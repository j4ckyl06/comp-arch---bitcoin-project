==> flow/design.v <==
`timescale 1ns / 1ps
module message(
    input [447:0] inputmessage,
    input clk, rst_n,
    output reg [7:0] outputmessage,
    output reg bytestop, bytestart
    );
    reg [7:0] index;
    reg [7:0] tempinput [0:55];
    reg messagein;
    always@(posedge clk)
        begin
            if(~rst_n)
                begin
                    tempinput[0] = 0; tempinput[1] = 0; tempinput[2] = 0; tempinput[3] = 0;
                    tempinput[4] = 0; tempinput[5] = 0; tempinput[6] = 0; tempinput[7] = 0;
                    tempinput[8] = 0; tempinput[9] = 0; tempinput[10] = 0; tempinput[11] = 0;
                    tempinput[12] = 0; tempinput[13] = 0; tempinput[14] = 0; tempinput[15] = 0;
                    tempinput[16] = 0; tempinput[17] = 0; tempinput[18] = 0; tempinput[19] = 0;
                    tempinput[20] = 0; tempinput[21] = 0; tempinput[22] = 0; tempinput[23] = 0;
                    tempinput[24] = 0; tempinput[25] = 0; tempinput[26] = 0; tempinput[27] = 0;
                    tempinput[28] = 0; tempinput[29] = 0; tempinput[30] = 0; tempinput[31] = 0;
                    tempinput[32] = 0; tempinput[33] = 0; tempinput[34] = 0; tempinput[35] = 0;
                    tempinput[36] = 0; tempinput[37] = 0; tempinput[38] = 0; tempinput[39] = 0;
                    tempinput[40] = 0; tempinput[41] = 0; tempinput[42] = 0; tempinput[43] = 0;
                    tempinput[44] = 0; tempinput[45] = 0; tempinput[46] = 0; tempinput[47] = 0;
                    tempinput[48] = 0; tempinput[49] = 0; tempinput[50] = 0; tempinput[51] = 0;
                    tempinput[52] = 0; tempinput[53] = 0; tempinput[54] = 0; tempinput[55] = 0;
                    messagein = 1;
                    outputmessage = 0;
                    index = 0;
                    bytestart = 1;
                    bytestop = 0;
                end
            else
                begin
                    if(messagein == 1)
                        begin
                            tempinput[0] = inputmessage[447:440];
                            tempinput[1] = inputmessage[439:432];
                            tempinput[2] = inputmessage[431:424];
                            tempinput[3] = inputmessage[423:416];
                            tempinput[4] = inputmessage[415:408];
                            tempinput[5] = inputmessage[407:400];
                            tempinput[6] = inputmessage[399:392];
                            tempinput[7] = inputmessage[391:384];
                            tempinput[8] = inputmessage[383:376];
                            tempinput[9] = inputmessage[375:368];
                            tempinput[10] = inputmessage[367:360];
                            tempinput[11] = inputmessage[359:352];
                            tempinput[12] = inputmessage[351:344];
                            tempinput[13] = inputmessage[343:336];
                            tempinput[14] = inputmessage[335:328];
                            tempinput[15] = inputmessage[327:320];
                            tempinput[16] = inputmessage[319:312];
                            tempinput[17] = inputmessage[311:304];
                            tempinput[18] = inputmessage[303:296];
                            tempinput[19] = inputmessage[295:288];
                            tempinput[20] = inputmessage[287:280];
                            tempinput[21] = inputmessage[279:272];
                            tempinput[22] = inputmessage[271:264];
                            tempinput[23] = inputmessage[263:256];
                            tempinput[24] = inputmessage[255:248];
                            tempinput[25] = inputmessage[247:240];
                            tempinput[26] = inputmessage[239:232];
                            tempinput[27] = inputmessage[231:224];
                            tempinput[28] = inputmessage[223:216];
                            tempinput[29] = inputmessage[215:208];
                            tempinput[30] = inputmessage[207:200];
                            tempinput[31] = inputmessage[199:192];
                            tempinput[32] = inputmessage[191:184];
                            tempinput[33] = inputmessage[183:176];
                            tempinput[34] = inputmessage[175:168];
                            tempinput[35] = inputmessage[167:160];
                            tempinput[36] = inputmessage[159:152];
                            tempinput[37] = inputmessage[151:144];
                            tempinput[38] = inputmessage[143:136];
                            tempinput[39] = inputmessage[135:128];
                            tempinput[40] = inputmessage[127:120];
                            tempinput[41] = inputmessage[119:112];
                            tempinput[42] = inputmessage[111:104];
                            tempinput[43] = inputmessage[103:96];
                            tempinput[44] = inputmessage[95:88];
                            tempinput[45] = inputmessage[87:80];
                            tempinput[46] = inputmessage[79:72];
                            tempinput[47] = inputmessage[71:64];
                            tempinput[48] = inputmessage[63:56];
                            tempinput[49] = inputmessage[55:48];
                            tempinput[50] = inputmessage[47:40];
                            tempinput[51] = inputmessage[39:32];
                            tempinput[52] = inputmessage[31:24];
                            tempinput[53] = inputmessage[23:16];
                            tempinput[54] = inputmessage[15:8];
                            tempinput[55] = inputmessage[7:0];
                            messagein = 0;
                            bytestart = 1;
                            bytestop = 0; 
                        end
                    else
                        if(index < 56)
                            begin
                                if(tempinput[index] != 8'b0000000)
                                    begin
                                        outputmessage = tempinput[index];
                                    end
                                index = index + 1;
                            end
                        else
                            begin
                                index = 0;
                                bytestart = 0;
                                bytestop = 1;
                                if((tempinput[0] != inputmessage[447:440])&&(tempinput[55] != inputmessage[7:0])&&(tempinput[1] != inputmessage[439:432]))
                                    messagein = 1;
                            end
                end
        end
endmodule
# Step by step through the tools: message
# What the tools print for message, step after step.
# Lines are those of the file above, counted from 1.
# Operators carry their Yosys type and port widths (W data, S select, Z words).
# Cell names lack the library's common part.
# Not given: -
# design
top_module	message
clk_port	clk
library	sky130hd
pvt_corner	tt_025C_1v80

# Word level
# Source: Yosys, flattened and elaborated. Widths are those after wreduce. Registers that Yosys merges into a memory's read port (data or address) are not register bits. Print and check cells do not count. Equal cells are merged and count once.
# word_totals
regBits	467
word_cells	137
# classes
n_addsub	1
cmp	1
equal	58
mux	8
logic	2
reduce_and_logical	6
# ops
op	count
$pmux W8 S56	1
$eq A6 B6 Y1 const B	24
$eq A6 B5 Y1 const B	16
$eq A6 B4 Y1 const B	8
$mux W8	4
$eq A6 B3 Y1 const B	4
$ne A8 B8 Y1	3
$eq A6 B2 Y1 const B	2
$add A8 B1 Y8 const B	1
$lt A8 B6 Y1 const B	1
$reduce_bool A8 Y1	1
$eq A6 B1 Y1 const B	1
$logic_not A6 Y1	1
$reduce_and A3 Y1	1
$mux W1	3
$logic_and A1 B1 Y1	2
$not A1 Y1	2
$reduce_or A2 Y1	1

# Depth
# Longest topological path by Yosys (ltp), each cell counted once; first at word level (registers and memories cut), then after technology mapping (sequential cells cut; the memories' decode and read muxes count).
# depth
depth_word	7
ABC_AREA	0
mapped_depth	15

# Mapped cells and area
# Source: synth_stat.txt of the flow (Yosys; design flattened, memories mapped). It holds for the ABC_AREA given above (unset counts as 0); a run with the other value may have another netlist.
# The area totals of this step are shown rounded.
# types
type	count	type_area_um2
dfxtp_1	467	9.35E+03
mux2i_1	470	4.7E+03
nor2_1	485	1.82E+03
nand3_1	113	565.542
clkbuf_1	121	454.186
a22oi_1	43	322.81
nand4_1	49	306.544
buf_1	56	210.202
and3_1	29	181.424
a32oi_1	18	157.651
xnor2_1	17	148.893
nand2_1	39	146.39
a22o_1	15	131.376
a222oi_1	13	130.125
a32o_1	12	120.115
a21oi_1	23	115.11
mux2_2	9	101.347
nand2b_1	16	100.096
# Other cell types: 57; their cells: 279.
# mapped
stdcells	2274
mapped_area_um2	21140
seqArea_um2	9349
ff_cells	467
buffers	200

# Path before layout
# OpenSTA on the mapped netlist: ideal clock, no wires. The path of least setup slack (recovery checks aside). Input and output delay are each 20% of the period. Register names are those of the netlist, which keeps one name where synthesis merged equal registers.
# synth_path
path_type	reg2reg
from	reg index[0]
to	reg outputmessage[1]
tclk_ps	4990
setup_ps	74
t_first_pin_ps	0
arrival_ps	3341
slack_ps	1574
delay_ps	3415
driving_pins	13
period_less_setup_slack_ps	3416
# "delay_ps" is the arrival time less input delay plus setup time.
# "driving_pins" counts driving pins, that of a launching flip-flop among them; a cell with two outputs on the path counts twice.
# "period_less_setup_slack_ps" = period - worst setup slack (recovery checks aside). The figure is calculated, with input and output delays left at 20% of the set period.
# Between the ends stands the longest chain of elaborated cells between them, by number of cells; it is not shown to be the way that was timed. Of several equally long chains one is given.
# Each line given opens the expression or statement behind the cell; cells for indexed reads and writes are added by Yosys, which also makes memories of some case tables.
# At most two assigning lines are given for a register; there are more.
# synth_between
cell_sequence	dfxtp_1 > inv_1 > ha_1 > and3b_1 > buf_6 > and3_1 > or4_1 > or4_1 > or4_1 > mux2_4 > nor4_4 > nand3_1 > a31oi_1
elab_chain_len	7
cone_cells	63
cone_classes	1 x compare; 55 x eq/ne; 4 x mux; 3 x reduce/logical
# synth_rtl
item	line	source
start, declared	8	reg [7:0] index;
start, assigned	31	index = 0;
start, assigned	106	index = index + 1;
$eq A6 B6 Y1	102	if(tempinput[index] != 8'b0000000)
$pmux W8 S56	102
$mux W8	100	if(index < 56)
$mux W8	37	if(messagein == 1)
$mux W8	13	if(~rst_n)
$reduce_bool A8 Y1	102
$reduce_and A3 Y1	-
end, assigned	30	outputmessage = 0;
end, assigned	104	outputmessage = tempinput[index];
end, declared	5	output reg [7:0] outputmessage,

# Timing after layout
# From the final timing report of stored run 2: the path of least setup slack in the routed layout; clock arrival at registers is part of the times.
# The path's times are printed in steps of 10 ps; the period is the one set.
# layout_path
path_type	reg2reg
from	reg index[1]
to	reg outputmessage[1]
tclk_ps	3610
setup_ps	70
t_first_pin_ps	600
arrival_ps	4070
slack_ps	60
driving_pins	14
# Between the ends stands the longest chain of elaborated cells between them, by number of cells; it is not shown to be the way that was timed. Of several equally long chains one is given.
# At most two assigning lines are given for a register; there are more.
# layout_between
cell_sequence	dfxtp_2 > buf_4 > ha_4 > buf_4 > a222oi_1 > nor2_2 > a2111oi_4 > o2111a_1 > nand4_1 > buf_4 > mux2_4 > nor4_4 > nand3_1 > a31oi_1
elab_chain_len	7
cone_cells	63
cone_classes	1 x compare; 55 x eq/ne; 4 x mux; 3 x reduce/logical
# layout_rtl
item	line	source
start, declared	8	reg [7:0] index;
start, assigned	31	index = 0;
start, assigned	106	index = index + 1;
$eq A6 B6 Y1	102	if(tempinput[index] != 8'b0000000)
$pmux W8 S56	102
$mux W8	100	if(index < 56)
$mux W8	37	if(messagein == 1)
$mux W8	13	if(~rst_n)
$reduce_bool A8 Y1	102
$reduce_and A3 Y1	-
end, assigned	30	outputmessage = 0;
end, assigned	104	outputmessage = tempinput[index];
end, declared	5	output reg [7:0] outputmessage,

# Module message, platform sky130hd: 2 stored runs of the flow (Yosys, OpenROAD) with differing settings, in no particular order. Input and output delays are each 20% of the period that was set; the output load is 0.01 pF.
# By "period_less_ws_ps" is meant the clock period of the run minus its worst setup slack. This is arithmetic on one report: input and output delays are still those of the set period (20% each).
# "timing.worst_path_ps": the worst setup path's part of the clock period (all of it between registers, 20% less for each end at a port) less its slack. A launch clock that arrives late makes it longer, a capture clock that arrives late makes it shorter.
# By "power_uw" is meant OpenSTA's value without simulated activity: inputs other than the clock are taken to toggle once in ten clock periods, and the tool carries that through the logic.
# "timing.worst_path_ps" is given in steps of 10 ps.
# Values from the reports are rounded here.
# Among the settings, n/a means not set for that run.
# A result given as n/a is not shown for that run.
stored run	period_ns	CORE_UTILIZATION	SETUP_SLACK_MARGIN	PLACE_DENSITY_LB_ADDON	CELL_PAD_IN_SITES_DETAIL_PLACEMENT	TNS_END_PERCENT	ABC_AREA	CTS_CLUSTER_DIAMETER	CAP_MARGIN	MIN_ROUTING_LAYER	CORE_MARGIN	SLEW_MARGIN	CTS_CLUSTER_SIZE	MAX_ROUTING_LAYER	worst_hold_slack_ps	stdcell_area_um2	post_route_util_pct	power_uw	period_less_ws_ps	ws_setup_ps	synth_chip_area_um2	die_area_um2	timing.setup.tns_ps	timing.worst_path_ps	critical_path_kind
stored run 1	2.17	56	0.16	0.25	0	35	0	328	10	met2	2	20	n/a	n/a	n/a	n/a	n/a	n/a	n/a	n/a	n/a	n/a	n/a	n/a	n/a
stored run 2	3.61	36	0.12	0.21	n/a	n/a	0	n/a	20	n/a	2	15	57	met5	490	30080	51.9	12990	3549	61	21140	60690	0	3550	reg2reg
# Stored run 1: stopped before the end: routing reported GRT-0116
